==> flow/design.v <==
`default_nettype none
module sendBit(input wire clock, 
               input wire start,
               input wire data,
               output wire serialClock, serialData,
               output wire readyAtNext);
    reg [5-1:0] count = 0;
    always @(posedge clock) begin 
        if (start) count <= 8 + 8 - 1;
        else if (count != 0) count <= count - 1;
    end
    assign readyAtNext = (!start) && count <= 1;
    assign serialClock = count >= 8;
    assign serialData  = serialClock & data;
endmodule
module receiveBit(input wire clock, serialClock, serialData,
                  output reg ready = 0, output reg data = 0);
    reg [6-1:0] serialClockHistory = 0;
    always @(posedge clock) begin
        serialClockHistory = {serialClockHistory, serialClock};
        if (&serialClockHistory) begin
            ready <= 1;
            data <= serialData;
            serialClockHistory = 0;
        end
        if (ready) ready <= 0;
    end
endmodule
module sendFrame #(parameter WIDTH=16, LOGSIZE=1)
                (input wire clock, start,
                output reg [LOGSIZE-1:0] index = (1<<LOGSIZE)-1,
                input wire [WIDTH-1:0] data,
                output wire serialClock, serialData,
                output wire readyAtNext);
    reg startBit = 0;
    reg [15:0] i = 0;
    wire bitReadyAtNext;
    wire [8+WIDTH-1:0] frame = {8'hAB, data};
    sendBit sendBit(clock, startBit, frame[i], serialClock, serialData, bitReadyAtNext);
    always @(posedge clock) begin
        if (start) begin
            i <= 8+WIDTH-1;
            startBit <= 1;
            index <= 0;
        end
        if (bitReadyAtNext) begin
            if (i >= 1) begin
                i <= i - 1;
                startBit <= 1;
            end
            if (i == 0 && !(&index)) begin  
                index <= index + 1;
                i <= WIDTH-1;
                startBit <= 1;
            end
        end
        if (startBit) startBit <= 0;
    end
    assign readyAtNext = i==0 && (&index) && !start;
endmodule
module receiveFrame #(parameter WIDTH=16, LOGSIZE=1)
                (input wire clock,
                input wire serialClock, serialData,
                output reg [WIDTH-1:0] data=0,
                output reg ready = 0,
                output reg sampleReady = 0,
                output reg [LOGSIZE-1:0] index = 0,
                output reg [15:0] i = WIDTH-1);
    reg receiving = 0;  
    reg [6:0] seekBuffer = 0;
    wire receiveReady, receiveData;
    receiveBit receive(clock, serialClock, serialData, receiveReady, receiveData);
    always @(posedge clock) begin
        if (!receiving && receiveReady) begin
            seekBuffer <= {seekBuffer[6:0], receiveData};
            if ({seekBuffer[6:0], receiveData} == 8'hAB) begin
                receiving <= 1;
                seekBuffer <= 0;
                i <= WIDTH-1;
                index <= {LOGSIZE{1'b1}};
            end
        end else if (receiving && receiveReady) begin
            data[i] <= receiveData;
            if (i != 0) i <= i - 1;
            else begin
				sampleReady <= 1;
                i <= WIDTH-1;
                index <= index + 1;
                if (index == {LOGSIZE{1'b1}} - 1) begin  
                    ready <= 1;
                    receiving <= 0;
                end
            end
        end
        if (ready) ready <= 0;
        if (sampleReady) sampleReady <= 0;
    end
endmodule
-- From RTL to reports: sendFrame
What the tools print for sendFrame, step after step.
Lines are those of the file above, counted from 1.
Operators: Yosys type, input widths -> output width; for muxes data width and select width s.
Library cell names are shortened.
The mark -- stands for no value.
- design top: sendFrame
- clock port: clock
- cell library: sky130hd
- corner: tt_025C_1v80

-- Word level
Source: Yosys, flattened and elaborated, memories not mapped. Widths are those after wreduce; folded enables and synchronous resets count as part of the registers. Registers that Yosys merges into a memory's read port (data or address) are not register bits. Print and check cells do not count. Equal cells are merged and count once.
- noted $add $sub $neg: 3
- reductions and logical operators at 9
- multiplexer cells: 11
- equal/unequal tests: 0
- shifts and indexed selects: 1
- div/mod/pow operators: 0
- magnitude comparators: 3
- noted bitwise operators: 1
- $mul at 0
- operator list (cell ; number):
    $mux 16 ; 4
    $shiftx 24x16->1 ; 1
    $sub 16x1->16 const B ; 1
    $ge 16x1->1 const B ; 1
    $logic_not 16->1 ; 1
    $mux 1 ; 7
    $sub 5x1->5 const B ; 1
    $le 5x1->1 const B ; 1
    $ge 5x4->1 const B ; 1
    $reduce_bool 5->1 ; 1
    $logic_and 1x1->1 ; 4
    $logic_not 1->1 ; 3
    $add 1x1->1 const B ; 1
    $and 1x1->1 ; 1
- noted clocked read ports x word width: 0
- noted bits of input ports: 18
- latch bits: 0
- memory bits (read-only): 0
- memories kept: 0
- noted bits in writable memories: 0
- bits in registers: 23

-- Longest topological paths
Yosys ltp: most cells in a row. Word level: on the elaborated netlist, between registers, memories and ports. Mapped: between sequential cells and ports; inverters and the memories' decode and read muxes count.
- depth in word-level cells at 4
- noted ABC_AREA: 0
- depth in mapped cells at 10
- depth with buffers taken out: 7

-- Mapped cells and area
Source: synth_stat.txt of the flow (Yosys; design flattened, memories mapped). It holds for the ABC_AREA given above (unset counts as 0); a run with the other value may have another netlist.
Totals and module areas in this step are rounded.
- mapped flip-flops: 23
- noted cell count: 172
- cell area after synthesis at 0.00143 mm²
- cells by type (cell type ; number ; area in all (µm²)):
    dfxtp_1 ; 23 ; 460.442
    mux4_2 ; 4 ; 90.086
    ha_1 ; 6 ; 75.072
    nand2_1 ; 19 ; 71.318
    nor2_1 ; 16 ; 60.058
    a31oi_1 ; 9 ; 56.304
    a21oi_1 ; 10 ; 50.048
    o21ai_0 ; 10 ; 50.048
    nor3_1 ; 9 ; 45.043
    inv_1 ; 9 ; 33.782
    nand3_1 ; 6 ; 30.029
    xor2_1 ; 3 ; 26.275
    and2_1 ; 3 ; 18.768
    nand2b_1 ; 3 ; 18.768
    a21o_1 ; 2 ; 15.014
    buf_2 ; 3 ; 15.014
    nand3b_1 ; 2 ; 15.014
    nor4b_2 ; 1 ; 15.014
Not listed: further types 29, cells in them 34.
The figures by module come from a second, unflattened synthesis with its own total; it is not the netlist above.
- cells (unflattened synthesis): 173
- area (unflattened synthesis) at 0.00155 mm²
Rows give one instance, submodules left out.
- modules (module ; cells ; area (mm²) ; instances):
    sendFrame ; 138 ; 0.00123 ; 1
    sendBit ; 35 ; 0.000323 ; 1

-- Timing after synthesis
Source: OpenSTA report_checks on the synthesized netlist (no wires, ideal clock, input and output delay 20% of the period each), path of least setup slack; recovery checks are left aside. Register names are those of the netlist, which keeps one name where synthesis merged equal registers.
- kind: reg-to-output
- start point: register i[0]
- end point: output readyAtNext
- arrival time: 1.777 ns
- noted external output delay: 0.544 ns
- path slack at 0.399 ns
- stages on the path: 7
- noted path delay: 1.777 ns
- clock period: 2.72 ns
- noted required time: 2.176 ns
- synthesis period reached: 2.321 ns
"path delay" is the arrival time less input delay plus setup time.
At an output port there is no setup time.
"stages on the path" counts driving pins, that of a launching flip-flop among them; a cell with two outputs on the path counts twice.
"synthesis period reached" is the clock period less the worst setup slack; recovery checks do not enter. This is arithmetic on one report: input and output delays are still those of the set period (20% each).
Between the ends stands the longest chain of elaborated cells between them, by number of cells; it is not shown to be the way that was timed. Of several equally long chains one is given.
A line is the first line of the expression or statement that the cell stems from. Yosys adds cells for indexed reads and writes and turns some case tables into memories.
A register here has more assigning lines than the two given.
- cell sequence: dfxtp_1 -> buf_2 -> inv_1 -> ha_1 -> or4b_4 -> nand2b_4 -> nor4_1
- length of the longest elaborated chain: 3
- elaborated cells between the ends (all ways) at 3
- classes of those cells: reduce/logical: 3
- RTL lines, path after synthesis (element ; line ; source):
    from (decl) ; 36 ; reg [15:0] i = 0;
    from (assign) ; 42 ; i <= 8+WIDTH-1;
    from (assign) ; 48 ; i <= i - 1;
    $logic_not 16->1 ; 59 ; assign readyAtNext = i==0 && (&index) && !start;
    $logic_and 1x1->1 x2 ; 59 ;
    to (decl) ; 34 ; output wire readyAtNext);

-- Worst path after layout
From the final timing report of record 1: the path of least setup slack in the routed layout; clock arrival at registers is part of the times.
- kind: reg-to-output
- start point: register i[1]
- end point: output readyAtNext
- noted required time: 2.70 ns
- arrival time: 2.50 ns
- stages on the path: 7
- path slack at 0.20 ns
- clock period: 3.37 ns
- noted external output delay: 0.67 ns
Between the ends stands the longest chain of elaborated cells between them, by number of cells; it is not shown to be the way that was timed. Of several equally long chains one is given.
A register here has more assigning lines than the two given.
- cell sequence: dfxtp_2 -> inv_1 -> ha_1 -> or4b_4 -> nand2b_4 -> nor4_1 -> clkdlybuf4s50_1
- length of the longest elaborated chain: 3
- elaborated cells between the ends (all ways) at 3
- classes of those cells: reduce/logical: 3
- RTL lines, path after layout (element ; line ; source):
    from (decl) ; 36 ; reg [15:0] i = 0;
    from (assign) ; 42 ; i <= 8+WIDTH-1;
    from (assign) ; 48 ; i <= i - 1;
    $logic_not 16->1 ; 59 ; assign readyAtNext = i==0 && (&index) && !start;
    $logic_and 1x1->1 x2 ; 59 ;
    to (decl) ; 34 ; output wire readyAtNext);

Wiki page: sendFrame / flow data

Measured results for sendFrame: 2 stored runs of the Yosys and OpenROAD flow on sky130hd. The settings differ; the order carries no meaning. The constraints put input and output delay at 20% of the set period each and load the outputs with 0.01 pF.
"clock period achieved" is the run's clock period less its worst setup slack. It is reckoned from that one timing run; input and output delays stay at 20% of the period that was set.
"critical setup path time" is the time allowed to the run's worst setup path (the clock period less input and output delay, where it has them) less its slack. Clock arrival times count: a late capture clock shortens it, a late launch clock lengthens it.
"total power after layout" is the tool's figure for a default switching activity; nothing was simulated.
The results are shown rounded.

Record 1

==> flow/run.sh <==
#!/bin/bash
# the make line also repeats the synthesis and layout settings of config.mk as NAME=value (left out here)
make -C /OpenROAD-flow-scripts/flow DESIGN_CONFIG=/design/flow/config.mk WORK_HOME=/design/flow/orfs CLKGATE_MAP_FILE= finish
==> flow/config.mk <==
export PLATFORM = sky130hd
export DESIGN_NAME = sendFrame
export DESIGN_NICKNAME = sendFrame
export VERILOG_FILES = /design/flow/design.v
export SDC_FILE = /design/flow/constraint.sdc
export NUM_CORES = 4
export LEC_CHECK = 0
export ABC_AREA = 0
export CAP_MARGIN = 20
export CORE_MARGIN = 2
export CORE_UTILIZATION = 28
export GPL_TIMING_DRIVEN = 1
export MIN_ROUTING_LAYER = met2
export PLACE_DENSITY_LB_ADDON = 0.27
export SLEW_MARGIN = 20
==> flow/constraint.sdc <==
create_clock -name core_clock -period 3.37 [get_ports {clock}]
set_input_delay 0.6740 -clock core_clock [delete_from_list [all_inputs] [get_ports {clock}]]
set_output_delay 0.6740 -clock core_clock [all_outputs]
set_load 0.01 [all_outputs]

Measured in record 1:
- worst-case hold slack: 0.492 ns
- setup slack of the worst path at 0.196 ns
- critical setup path time at 2.50 ns
- critical path type: reg-to-output
- noted the synthesized cell area: 0.00143 mm²
- standard-cell area after routing: 0.00177 mm²
- noted the total power after layout: 624 uW
- area of the die at 0.00571 mm²
- noted the post-route utilization: 35.3 %
- clock period achieved: 3.174 ns
- noted the setup total negative slack: 0.000 ns

Record 2

==> flow/run.sh <==
#!/bin/bash
# the make line also repeats the synthesis and layout settings of config.mk as NAME=value (left out here)
make -C /OpenROAD-flow-scripts/flow DESIGN_CONFIG=/design/flow/config.mk WORK_HOME=/design/flow/orfs CLKGATE_MAP_FILE= finish
==> flow/config.mk <==
export PLATFORM = sky130hd
export DESIGN_NAME = sendFrame
export DESIGN_NICKNAME = sendFrame
export VERILOG_FILES = /design/flow/design.v
export SDC_FILE = /design/flow/constraint.sdc
export NUM_CORES = 4
export LEC_CHECK = 0
export CAP_MARGIN = 20
export CORE_ASPECT_RATIO = 0.52
export CORE_MARGIN = 4
export CORE_UTILIZATION = 56
export CTS_CLUSTER_DIAMETER = 397
export CTS_CLUSTER_SIZE = 82
export GPL_ROUTABILITY_DRIVEN = 1
export MAX_ROUTING_LAYER = met4
export PLACE_DENSITY_LB_ADDON = 0.22
export SETUP_SLACK_MARGIN = 0.51
export SLEW_MARGIN = 20
==> flow/constraint.sdc <==
create_clock -name core_clock -period 1.77 [get_ports {clock}]
set_input_delay 0.3540 -clock core_clock [delete_from_list [all_inputs] [get_ports {clock}]]
set_output_delay 0.3540 -clock core_clock [all_outputs]
set_load 0.01 [all_outputs]

Record 2: no final report: clock tree synthesis broke off with DPL-0033.
